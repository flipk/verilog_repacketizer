==> flow/design.v <==
module repacketizer
  #( parameter MAXPACKET = 16,
     parameter DEST_PORT_NUMBER = 8'hdd,
     parameter SRC_PORT_NUMBER = 8'hee,
     parameter NAGLE_COUNTER = 16'h40 )
  ( CLK, RESET,
    dataFifoData, dataFifoDataEnable,
    sizeFifoData, sizeFifoDataEnable, sizeFifoDataEmpty,
    packetout, packetoutValid );
   input             CLK;
   input             RESET;
   input [7:0]       dataFifoData;
   output reg        dataFifoDataEnable = 0;
   input [7:0]       sizeFifoData;
   output reg        sizeFifoDataEnable = 0;
   input             sizeFifoDataEmpty;
   output reg [7:0]  packetout;
   output reg        packetoutValid;
   reg [4:0]         state = 0;
   reg [7:0]         packetremaining = 0;
   wire [7:0]        remainingSpace;
   reg [7:0]         pkthdr_dest;
   reg [7:0]         pkthdr_src;
   reg [7:0]         pkthdr_len;
   reg [7:0]         pkthdr_csum;
   reg [7:0]         packetbuild [0:MAXPACKET-1];
   reg [4:0]         inpos = 0;
   reg [4:0]         outpos = 0;
   reg [7:0]         totlen = 0;
   reg [7:0]         thislen = 0;
   reg [4:0]         pieceno = 0;
   reg [7:0]         seqno = 0;
   reg [16:0]        nagle = 0;
   assign remainingSpace = MAXPACKET - inpos;
   always @(posedge CLK) begin
      if (RESET) begin
         dataFifoDataEnable <= 0;
         sizeFifoDataEnable <= 0;
         state <= 0;
         packetremaining <= 0;
         thislen <= 0;
         pkthdr_dest <= DEST_PORT_NUMBER;
         pkthdr_src  <= SRC_PORT_NUMBER;
         pkthdr_csum <= 8'b0;
         seqno <= 8'b0;
         packetout <= 8'b0;
         packetoutValid <= 0;
         nagle <= 0;
      end else begin
         case (state)
           0: begin
              if (sizeFifoDataEmpty == 0) begin
                 sizeFifoDataEnable <= 1;
                 state <= 1;
              end
              if (inpos != 0) begin
                 nagle <= nagle + 1;
                 if (nagle == NAGLE_COUNTER) begin
                    packetoutValid <= 1;
                    packetout <= pkthdr_dest;
                    state <= 8;
                 end
              end
           end
           1: begin
              sizeFifoDataEnable <= 0;
              packetremaining <= sizeFifoData;
              totlen <= sizeFifoData;
              pieceno <= 0;
              state <= 2;
              nagle <= 0;
           end
           2: begin
              if (remainingSpace <= (packetremaining + 4)) begin
                 thislen <= remainingSpace - 4;
              end else begin
                 thislen <= packetremaining;
              end
              packetbuild[inpos] <= totlen;
              pkthdr_csum <= pkthdr_csum + totlen;
              inpos <= inpos + 1;
              state <= 3;
           end
           3: begin
              packetbuild[inpos] <= thislen;
              pkthdr_csum <= pkthdr_csum + thislen;
              inpos <= inpos + 1;
              state <= 4;
           end
           4: begin
              packetbuild[inpos] <= pieceno;
              pkthdr_csum <= pkthdr_csum + pieceno;
              pieceno <= pieceno + 1;
              inpos <= inpos + 1;
              state <= 5;
           end
           5: begin
              packetbuild[inpos] <= seqno;
              pkthdr_csum <= pkthdr_csum + seqno;
              inpos <= inpos + 1;
              state <= 6;
              dataFifoDataEnable <= 1;
           end
           6: begin
              packetbuild[inpos] <= dataFifoData;
              pkthdr_csum <= pkthdr_csum + dataFifoData;
              inpos <= inpos + 1;
              thislen <= thislen - 1;
              packetremaining <= packetremaining - 1;
              if (thislen == 1) begin
                 dataFifoDataEnable <= 0;
                 state <= 7;
              end
           end
           7: begin
              if (remainingSpace <= 4) begin
                 packetoutValid <= 1;
                 packetout <= pkthdr_dest;
                 state <= 8;
              end else begin
                 state <= 0;
              end
           end
           8: begin
              packetout <= pkthdr_src;
              state <= 9;
           end
           9: begin
              packetout <= inpos;
              state <= 10;
           end
           10: begin
              packetout <= pkthdr_csum;
              pkthdr_csum <= 0;
              outpos <= 0;
              state <= 11;
           end
           11: begin
              packetout <= packetbuild[outpos];
              outpos <= outpos + 1;
              if (outpos == inpos) begin
                 packetout <= 8'b0;
                 packetoutValid <= 0;
                 inpos <= 0;
                 seqno <= seqno + 1;
                 if (packetremaining == 0) begin
                    state <= 0;
                 end else begin
                    state <= 2;
                 end
              end
           end
         endcase
      end
   end
endmodule  
# --- From RTL to reports: repacketizer ---
# The steps from the RTL of repacketizer to its reports follow in flow order.
# Line numbers count from 1 in the design file above.
# Cell names lack the library's common part.
design:
  top: "repacketizer"
  clock_port: "CLK"
  library: "sky130hd"
  lib_corner: "tt_025C_1v80"

# --- Word level ---
# Yosys after proc, flatten, opt, wreduce and memory -nomap, before mapping. Memory bits, and registers merged into a memory's read port (data or address), are not among the register bits. Print and check cells are not counted. Equal cells are merged and count once.
# Memory sizes are those after Yosys's memory passes, which may raise the word count (mostly to a power of two), join words into wider ones and drop unused or constant bits.
bits:
  mem_count: 1
  input_bits: 19
  elab_cells: 139
  out_inout_bits: 11
  ram_bits: 128
  regBits: 88
mem_list:
  columns: ["memory", "size", "word_bits", "rd", "write_ports", "line_no", "rtl"]
  rows:
  - ["packetbuild", 16, 8, 1, 1, 26, "reg [7:0]         packetbuild [0:MAXPACKET-1];"]
classes:
  compare: 2
  muxes: 56
  n_reduce_logical: 26
  equal: 20
  n_addsub: 15
  n_logic: 5
ops:
  columns: ["cell", "count"]
  rows:
  - ["8-bit 2-to-1 mux", 19]
  - ["8-bit parallel mux with 6-bit select", 2]
  - ["5-bit parallel mux with 12-bit select", 1]
  - ["17-bit parallel mux with 2-bit select", 1]
  - ["8-bit adder", 4]
  - ["8-bit parallel mux with 2-bit select", 2]
  - ["5-bit parallel mux with 2-bit select", 3]
  - ["5-bit 2-to-1 mux", 6]
  - ["5-bit by 3-bit == test with 1-bit output (second input constant)", 4]
  - ["5-bit by 4-bit == test with 1-bit output (second input constant)", 4]
  - ["17-bit by 1-bit adder with 17-bit output (second input constant)", 1]
  - ["17-bit by 7-bit == test with 1-bit output (second input constant)", 1]
  - ["17-bit 2-to-1 mux", 1]
  - ["8-bit by 1-bit subtractor with 8-bit output (second input constant)", 2]
  - ["1-bit 2-to-1 mux", 16]
  - ["5-bit by 1-bit adder with 5-bit output (second input constant)", 3]
  - ["2-bit AND reduction", 7]
  - ["2-bit nonzero test", 7]
  - ["12-bit nonzero test", 1]
  - ["2-bit != test (second input constant)", 6]
  - ["6-bit nonzero test", 2]
  - ["5-bit by 2-bit == test with 1-bit output (second input constant)", 2]
  - ["8-bit by 3-bit adder with 9-bit output (second input constant)", 1]
  - ["8-bit by 9-bit less-or-equal comparator with 1-bit output", 1]
  - ["8-bit by 1-bit adder with 8-bit output (second input constant)", 1]
  - ["8-bit by 1-bit == test with 1-bit output (second input constant)", 1]
  - ["8-bit by 3-bit subtractor with 8-bit output (second input constant)", 1]
  - ["8-bit by 3-bit less-or-equal comparator with 1-bit output (second input constant)", 1]
# Other operator kinds: 18; their cells: 23.

# --- Logic depth ---
# Yosys ltp: most cells in a row. Word level: on the elaborated netlist, between registers, memories and ports. Mapped: between sequential cells and ports; inverters and the memories' decode and read muxes count.
depth:
  ltp_word: 7
  abc_area: 0
  mapped_depth: 17
  ltp_nobuf: 15

# --- Synthesis result ---
# The flow's flattened synthesis, as Yosys stat reports it; memories are mapped. The netlist is that of the ABC_AREA named above (0 if unset); the other value can give another one.
synth_totals:
  flip_flops: 216
  buf_cells: 56
  cells: 932
  synth_area_um2: 10755.3
by_type:
  columns: ["cell", "count", "type_area_um2"]
  rows:
  - ["edfxtp_1", 151, 4.53E+03]
  - ["dfxtp_1", 65, 1.3E+03]
  - ["mux4_2", 32, 720.691]
  - ["ha_1", 33, 412.896]
  - ["nor2_1", 108, 405.389]
  - ["a21oi_1", 48, 240.23]
  - ["xor2_1", 24, 210.202]
  - ["xnor2_1", 23, 201.443]
  - ["nand3_1", 37, 185.178]
  - ["nand2_1", 47, 176.419]
  - ["mux2i_1", 17, 170.163]
  - ["o21ai_0", 33, 165.158]
  - ["nor3_1", 26, 130.125]
  - ["a22oi_1", 17, 127.622]
  - ["clkbuf_1", 33, 123.869]
  - ["inv_1", 33, 123.869]
  - ["nor2b_1", 18, 112.608]
  - ["o211ai_1", 10, 75.072]
# Other cell types: 51; their cells: 177.

# --- Path before layout ---
# OpenSTA on the mapped netlist: ideal clock, no wires. The path of least setup slack (recovery checks aside). Input and output delay are each 20% of the period. Register names are those of the netlist, which keeps one name where synthesis merged equal registers.
synth_path:
  path_type: "reg2reg"
  from: "register inpos[0]"
  to: "register thislen[1]"
  launch_ns: 0.000
  delay_ns: 3.572
  path_slack_ns: 0.188
  path_buffers: 3
  clock_period_ns: 3.76
  required_ns: 3.702
  arrival_ns: 3.514
  path_stages: 17
  synth_period_reached_ns: 3.572
# "delay_ns" is the arrival time less input delay plus setup time.
# "path_stages": output pins that drive a net of the path, with the launching flip-flop's if there is one; two outputs of one cell count as two.
# "synth_period_reached_ns" = period - worst setup slack (recovery checks aside). The figure is calculated, with input and output delays left at 20% of the set period.
# Between the ends stands the longest chain of elaborated cells between them, by number of cells; it is not shown to be the way that was timed. Of several equally long chains one is given.
# A line is the first line of the expression or statement that the cell stems from. Yosys adds cells for indexed reads and writes and turns some case tables into memories.
# A register here has more assigning lines than the two given.
synth_via:
  cell_sequence: "edfxtp_1 > buf_1 > inv_1 > ha_1 > clkbuf_1 > and3_1 > ha_1 > inv_1 > ha_1 > nand4_1 > nor2_1 > a32o_2 > a41o_1 > buf_6 > mux2i_1 > a2111oi_1 > a21o_1"
  elab_chain_len: 4
synth_lines:
  columns: ["element", "line_no", "rtl"]
  rows:
  - ["from (decl)", 27, "reg [4:0]         inpos = 0;"]
  - ["from (assign)", 81, "inpos <= inpos + 1;"]
  - ["from (assign)", 87, "inpos <= inpos + 1;"]
  - ["5-bit by 5-bit subtractor with 6-bit output", 34, "assign remainingSpace = MAXPACKET - inpos;"]
  - ["8-bit by 3-bit subtractor with 8-bit output", 75, "thislen <= remainingSpace - 4;"]
  - ["8-bit 2-to-1 mux", 74, "if (remainingSpace <= (packetremaining + 4)) begin"]
  - ["8-bit parallel mux with 2-bit select", 50, "case (state)"]
  - ["to (assign)", 75, null]
  - ["to (assign)", 77, "thislen <= packetremaining;"]
  - ["to (decl)", 30, "reg [7:0]         thislen = 0;"]

# --- Timing after layout ---
# Path of least setup slack in the final report of flow run 1 (OpenROAD, finished layout, wires in). Where an end is a register, its clock arrival counts in the times.
layout_path:
  path_type: "reg2reg"
  from: "register state[0]"
  to: "register pkthdr_csum[7]"
  arrival_ns: 3.27
  clock_period_ns: 2.31
  required_ns: 2.78
  path_buffers: 0
  path_stages: 14
  path_slack_ns: -0.49
  launch_ns: 0.54
# Between the ends stands the longest chain of elaborated cells between them, by number of cells; it is not shown to be the way that was timed. Of several equally long chains one is given.
# A register here has more assigning lines than the two given.
layout_via:
  cell_sequence: "dfxtp_4 > nor2b_4 > and3_4 > a22oi_2 > nand2_1 > a21o_1 > ha_1 > a21oi_2 > o211ai_1 > a2111oi_2 > nor3_1 > xor2_1 > or3_1 > a21oi_1"
  elab_chain_len: 2
layout_lines:
  columns: ["element", "line_no", "rtl"]
  rows:
  - ["from (decl)", 19, "reg [4:0]         state = 0;"]
  - ["from (assign)", 39, "state <= 0;"]
  - ["from (assign)", 54, "state <= 1;"]
  - ["5-bit by 4-bit == test with 1-bit output", 50, "case (state)"]
  - ["8-bit parallel mux with 6-bit select", 50, null]
  - ["to (assign)", 80, "pkthdr_csum <= pkthdr_csum + totlen;"]
  - ["to (assign)", 86, "pkthdr_csum <= pkthdr_csum + thislen;"]
  - ["to (decl)", 25, "reg [7:0]         pkthdr_csum;"]

Lab notebook: repacketizer

Design repacketizer on sky130hd. What follows are 2 stored runs of the flow, each under its own settings; their order means nothing. The constraints put input and output delay at 20% of the set period each and load the outputs with 0.01 pF.
"achievedPeriod_ns" = clock period - worst setup slack. The figure is calculated, with input and output delays left at 20% of the set period.
"critical_path_time_ns" means the part of the period allowed to the worst setup path (the constraints hold back 20% at inputs and 20% at outputs) less its slack; where the path has registers, the arrival times of their clocks count too.
"final_power_mw" is the tool's figure for a default switching activity; nothing was simulated.

--- flow run 1 ---
==> flow/run.sh <==
#!/bin/bash
# the make line also repeats the synthesis and layout settings of config.mk as NAME=value (left out here)
make -C /OpenROAD-flow-scripts/flow DESIGN_CONFIG=/design/flow/config.mk WORK_HOME=/design/flow/orfs CLKGATE_MAP_FILE= finish
==> flow/config.mk <==
export PLATFORM = sky130hd
export DESIGN_NAME = repacketizer
export DESIGN_NICKNAME = repacketizer
export VERILOG_FILES = /design/flow/design.v
export SDC_FILE = /design/flow/constraint.sdc
export NUM_CORES = 4
export LEC_CHECK = 0
export ABC_AREA = 0
export CAP_MARGIN = 20
export CORE_ASPECT_RATIO = 1.1
export CORE_MARGIN = 2
export CORE_UTILIZATION = 36
export GPL_ROUTABILITY_DRIVEN = 0
export GPL_TIMING_DRIVEN = 1
export MAX_ROUTING_LAYER = met5
export SETUP_SLACK_MARGIN = 0.48
export SLEW_MARGIN = 20
==> flow/constraint.sdc <==
create_clock -name core_clock -period 2.31 [get_ports {CLK}]
set_input_delay 0.4620 -clock core_clock [delete_from_list [all_inputs] [get_ports {CLK}]]
set_output_delay 0.4620 -clock core_clock [all_outputs]
set_load 0.01 [all_outputs]

==> results, as YAML <==
results:
  cell_area_final_um2: 15180.8
  total_die_area_um2: 31275.3
  final_power_mw: 16.126
  ws_setup_ns: -0.492
  total_negative_slack_ns: -4.957
  achievedPeriod_ns: 2.802
  fin_util_pct: 51.5
  hold_worst_slack_ns: 0.476
  yosys.chip_area_um2: 10755.3
  critical_path_time_ns: 2.80
  worstPathKind: "reg2reg"

--- flow run 2 ---
==> flow/run.sh <==
#!/bin/bash
# the make line also repeats the synthesis and layout settings of config.mk as NAME=value (left out here)
make -C /OpenROAD-flow-scripts/flow DESIGN_CONFIG=/design/flow/config.mk WORK_HOME=/design/flow/orfs CLKGATE_MAP_FILE= finish
==> flow/config.mk <==
export PLATFORM = sky130hd
export DESIGN_NAME = repacketizer
export DESIGN_NICKNAME = repacketizer
export VERILOG_FILES = /design/flow/design.v
export SDC_FILE = /design/flow/constraint.sdc
export NUM_CORES = 4
export LEC_CHECK = 0
export CAP_MARGIN = 20
export CORE_MARGIN = 2
export CORE_UTILIZATION = 40
export SLEW_MARGIN = 20
==> flow/constraint.sdc <==
create_clock -name core_clock -period 2.23 [get_ports {CLK}]
set_input_delay 0.4460 -clock core_clock [delete_from_list [all_inputs] [get_ports {CLK}]]
set_output_delay 0.4460 -clock core_clock [all_outputs]
set_load 0.01 [all_outputs]

==> results, as YAML <==
results:
  critical_path_time_ns: 2.78
  worstPathKind: "reg2reg"
  final_power_mw: 15.872
  total_negative_slack_ns: -6.999
  hold_worst_slack_ns: 0.346
  achievedPeriod_ns: 2.782
  yosys.chip_area_um2: 10755.3
  cell_area_final_um2: 14366.3
  ws_setup_ns: -0.552
  total_die_area_um2: 28215.6
  fin_util_pct: 53.9
